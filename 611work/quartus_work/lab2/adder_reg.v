==> flow/design.v <==
module adder #(parameter width=32) (
  input [width-1:0] a,b,
  output [width-1:0] s,
  output cout
);
  wire [width-1:0] carry_chain;
  genvar i;
  generate for (i=0;i<width;i=i+1) begin : adder_array
    if (i==0)
      full_adder add(a[i],b[i],1'b0,s[i],carry_chain[i]);
    else
      full_adder add(a[i],b[i],carry_chain[i-1],s[i],carry_chain[i]);
  end
  endgenerate
  assign cout= carry_chain[width-1];
endmodule
module adder_reg #(parameter width=32) (
  input clk,
  input[width-1:0] a,b,
  output [width-1:0] s,
  output cout
);
  wire [width-1:0] a_reg,b_reg,s_comb;
  wire cout_comb;
  regn #(width) input_reg_a(clk,a,a_reg);
  regn #(width) input_reg_b(clk,b,b_reg);
  adder #(width) my_adder(a_reg,b_reg,s_comb,cout_comb);
  regn #(width) output_reg_s(clk,s_comb,s);
  regn #(1) output_reg_cout(clk,cout_comb,cout);
endmodule
module full_adder(input a,b,cin,output s,cout);
  assign s = a ^ b ^ cin;
  assign cout = (a & b) | (a &  cin ) | (b &  cin);
endmodule
module regn #(parameter width=32) (
  input clk,
  input [width-1:0] d,
  output reg [width-1:0] q
);
  always @(posedge clk) q <= d;
endmodule
Step by step through the tools: adder_reg --
Tool output for the design above, in the order of the flow. Lines are those of the file above, counted from 1. Operators: Yosys type, input widths -> output width; for muxes data width and select width s. Cell names lack the library's common part. A cell with - has no value.
Inputs: design top adder_reg, clock port clk, library sky130hd, timing corner tt_025C_1v80

Word-level counts --
Counts by Yosys on the flattened word-level netlist (proc, flatten, opt, wreduce; memories kept). Register bits leave out memories and registers merged into their read ports (data or address); mux counts leave out enables and synchronous resets folded into registers. Print and check cells are left out. Cells with the same type and inputs are merged into one.
Storage and ports: output and inout bits 33, flip-flop bits (word level) 97
Cells by class: bitwise logic cells 219
Operator list (count):
- $and 1x1->1 | 94
- $xor 1x1->1 | 63
- $or 1x1->1 | 62

Longest topological paths --
Longest topological path by Yosys (ltp), each cell counted once; first at word level (registers and memories cut), then after technology mapping (sequential cells cut; the memories' decode and read muxes count).
Logic depth: depth in word-level cells 94, ABC_AREA 0, gate-level depth with buffers 34, gate-level depth less buffers 34

Mapped cells and area --
Source: synth_stat.txt of the flow (Yosys; design flattened, memories mapped). It holds for the ABC_AREA given above (unset counts as 0); a run with the other value may have another netlist.
Synthesis totals: area of sequential cells 1941.9 µm², mapped area 2593.7 µm², buffer cells 0, flip-flops 97, standard cells after synthesis 134
Cells by type (count):
- dfxtp_1 | 97
- fa_1 | 31
- inv_1 | 5
- ha_1 | 1
The figures by module come from a second, unflattened synthesis with its own total; it is not the netlist above.
Second synthesis, totals: cells (unflattened synthesis) 130, area (unflattened synthesis) 2586.2 µm²
Each row is one instance without its submodules.
Modules:
- regn #(width=32) | instances 3, cells 32, area 640.6 µm²
- full_adder | instances 32, cells 1, area 20.0 µm²
- regn #(width=1) | instances 1, cells 1, area 20.0 µm²
- adder #(width=32) | instances 1, cells 1, area 3.8 µm²
- adder_reg | instances 1, cells 0, area 0.0 µm²

Worst setup path after synthesis --
OpenSTA on the mapped netlist: ideal clock, no wires. The path of least setup slack (recovery checks aside). Input and output delay are each 20% of the period. Register names are those of the netlist, which keeps one name where synthesis merged equal registers.
Path post-synthesis: kind reg-to-reg, start reg input_reg_a.q[0], end reg output_reg_s.q[31], library setup time 0.057 ns, required time 18.343 ns, path slack 3.804 ns, time at the first pin 0.000 ns, arrival time 14.539 ns, stages 35, delay of the path 14.596 ns, clock period 18.4 ns, synthesis period reached 14.596 ns
"delay of the path" is the arrival time less input delay plus setup time. "stages" counts driving pins, that of a launching flip-flop among them; a cell with two outputs on the path counts twice. "synthesis period reached" = period - worst setup slack (recovery checks aside). The figure is calculated, with input and output delays left at 20% of the set period. The rows between start and end are the longest chain of elaborated cells between them; the timing report does not say that the signal goes this way. Where chains are equally long, one stands for them. Each line given opens the expression or statement behind the cell; cells for indexed reads and writes are added by Yosys, which also makes memories of some case tables.
Between the ends, post-synthesis: cell sequence dfxtp_1 > ha_1 > fa_1 > fa_1 > fa_1 > fa_1 > fa_1 > fa_1 > fa_1 > fa_1 > fa_1 > fa_1 > fa_1 > fa_1 > fa_1 > fa_1 > fa_1 > fa_1 > fa_1 > fa_1 > fa_1 > fa_1 > fa_1 > fa_1 > fa_1 > fa_1 > fa_1 > fa_1 > fa_1 > fa_1 > fa_1 > fa_1 > inv_1 > fa_1 > inv_1, length of the longest elaborated chain 92, elaborated cells on any way between the ends 122, source lines of those cells 2, those cells by class logic (122)
Ends and longest elaborated chain, post-synthesis:
- start: declaration | RTL line 38 | output reg [width-1:0] q
- start: assignment | RTL line 40 | always @(posedge clk) q <= d;
- $and 1x1->1 x2 | RTL line 33 | assign cout = (a & b) | (a &  cin ) | (b &  cin);
- $or 1x1->1 x2 | RTL line 33
- $and 1x1->1 | RTL line 33
- $or 1x1->1 x2 | RTL line 33
- $and 1x1->1 | RTL line 33
- $or 1x1->1 x2 | RTL line 33
- $and 1x1->1 | RTL line 33
- [... 71 more ...]
- $and 1x1->1 | RTL line 33
- $or 1x1->1 x2 | RTL line 33
- $and 1x1->1 | RTL line 33
- $or 1x1->1 x2 | RTL line 33
- $and 1x1->1 | RTL line 33
- $or 1x1->1 x2 | RTL line 33
- $xor 1x1->1 | RTL line 32 | assign s = a ^ b ^ cin;
- end: assignment | RTL line 40
- end: declaration | RTL line 38

Worst path after layout --
Path of least setup slack in the final report of flow run A (OpenROAD, finished layout, wires in). Where an end is a register, its clock arrival counts in the times.
Path post-layout: kind reg-to-reg, start reg input_reg_a.q[0], end reg output_reg_s.q[31], stages 35, arrival time 12.47 ns, library setup time 0.05 ns, time at the first pin 0.34 ns, clock period 11.5 ns, path slack -0.66 ns, required time 11.81 ns
The rows between start and end are the longest chain of elaborated cells between them; the timing report does not say that the signal goes this way. Where chains are equally long, one stands for them.
Between the ends, post-layout: cell sequence dfxtp_1 > ha_1 > fa_2 > fa_2 > fa_2 > fa_2 > fa_2 > fa_2 > fa_2 > fa_2 > fa_2 > fa_2 > fa_2 > fa_2 > fa_2 > fa_2 > fa_2 > fa_2 > fa_2 > fa_2 > fa_2 > fa_2 > fa_2 > fa_2 > fa_2 > fa_2 > fa_2 > fa_2 > fa_2 > fa_2 > fa_2 > fa_2 > inv_2 > fa_1 > inv_1, length of the longest elaborated chain 92, elaborated cells on any way between the ends 122, source lines of those cells 2, those cells by class logic (122)
Ends and longest elaborated chain, post-layout:
- start: declaration | RTL line 38 | output reg [width-1:0] q
- start: assignment | RTL line 40 | always @(posedge clk) q <= d;
- $and 1x1->1 x2 | RTL line 33 | assign cout = (a & b) | (a &  cin ) | (b &  cin);
- $or 1x1->1 x2 | RTL line 33
- $and 1x1->1 | RTL line 33
- $or 1x1->1 x2 | RTL line 33
- $and 1x1->1 | RTL line 33
- $or 1x1->1 x2 | RTL line 33
- $and 1x1->1 | RTL line 33
- [... 71 more ...]
- $and 1x1->1 | RTL line 33
- $or 1x1->1 x2 | RTL line 33
- $and 1x1->1 | RTL line 33
- $or 1x1->1 x2 | RTL line 33
- $and 1x1->1 | RTL line 33
- $or 1x1->1 x2 | RTL line 33
- $xor 1x1->1 | RTL line 32 | assign s = a ^ b ^ cin;
- end: assignment | RTL line 40
- end: declaration | RTL line 38

## Implementation results

Settings and measured results of 2 stored flow runs for module adder_reg (sky130hd), not sorted in any way. The constraints put input and output delay at 20% of the set period each and load the outputs with 0.01 pF.
"achieved clock period" means the clock period less the worst setup slack. The figure is calculated, with input and output delays left at 20% of the set period.
By "worst setup path time" is meant the share of the clock period that the worst setup path is allowed (20% is reserved at inputs, 20% at outputs), minus its slack. Clock arrival times at its registers enter into it.
"power": no workload was simulated; the value follows from the tool's default switching activity.
[flow run A] settings: period_ns=11.5, CORE_UTILIZATION=56, SETUP_SLACK_MARGIN=-1.02, PLACE_DENSITY_LB_ADDON=0.14, CORE_ASPECT_RATIO=0.92, ABC_AREA=0, CTS_CLUSTER_SIZE=40, CTS_CLUSTER_DIAMETER=265, CAP_MARGIN=20, CORE_MARGIN=2, SLEW_MARGIN=20
[flow run A] result: chip area after synthesis (Yosys) 2593.7 µm², die area 5192.5 µm², standard-cell area of the final layout 3936.3 µm², utilization 0.894, worst setup slack after layout -0.663 ns, total negative slack -1.441 ns, worst hold slack 0.453 ns, power 0.7334 mW, achieved clock period 12.163 ns, worst setup path time 12.16 ns, worst setup path kind reg-to-reg
[flow run B] settings: period_ns=19.5, CAP_MARGIN=20, CORE_MARGIN=2, CORE_UTILIZATION=40, SLEW_MARGIN=20
[flow run B] result: chip area after synthesis (Yosys) 2593.7 µm², die area 7144.5 µm², standard-cell area of the final layout 3886.2 µm², utilization 0.616, worst setup slack after layout 4.509 ns, total negative slack 0.000 ns, worst hold slack 0.446 ns, power 0.4229 mW, achieved clock period 14.991 ns, worst setup path time 14.99 ns, worst setup path kind reg-to-reg
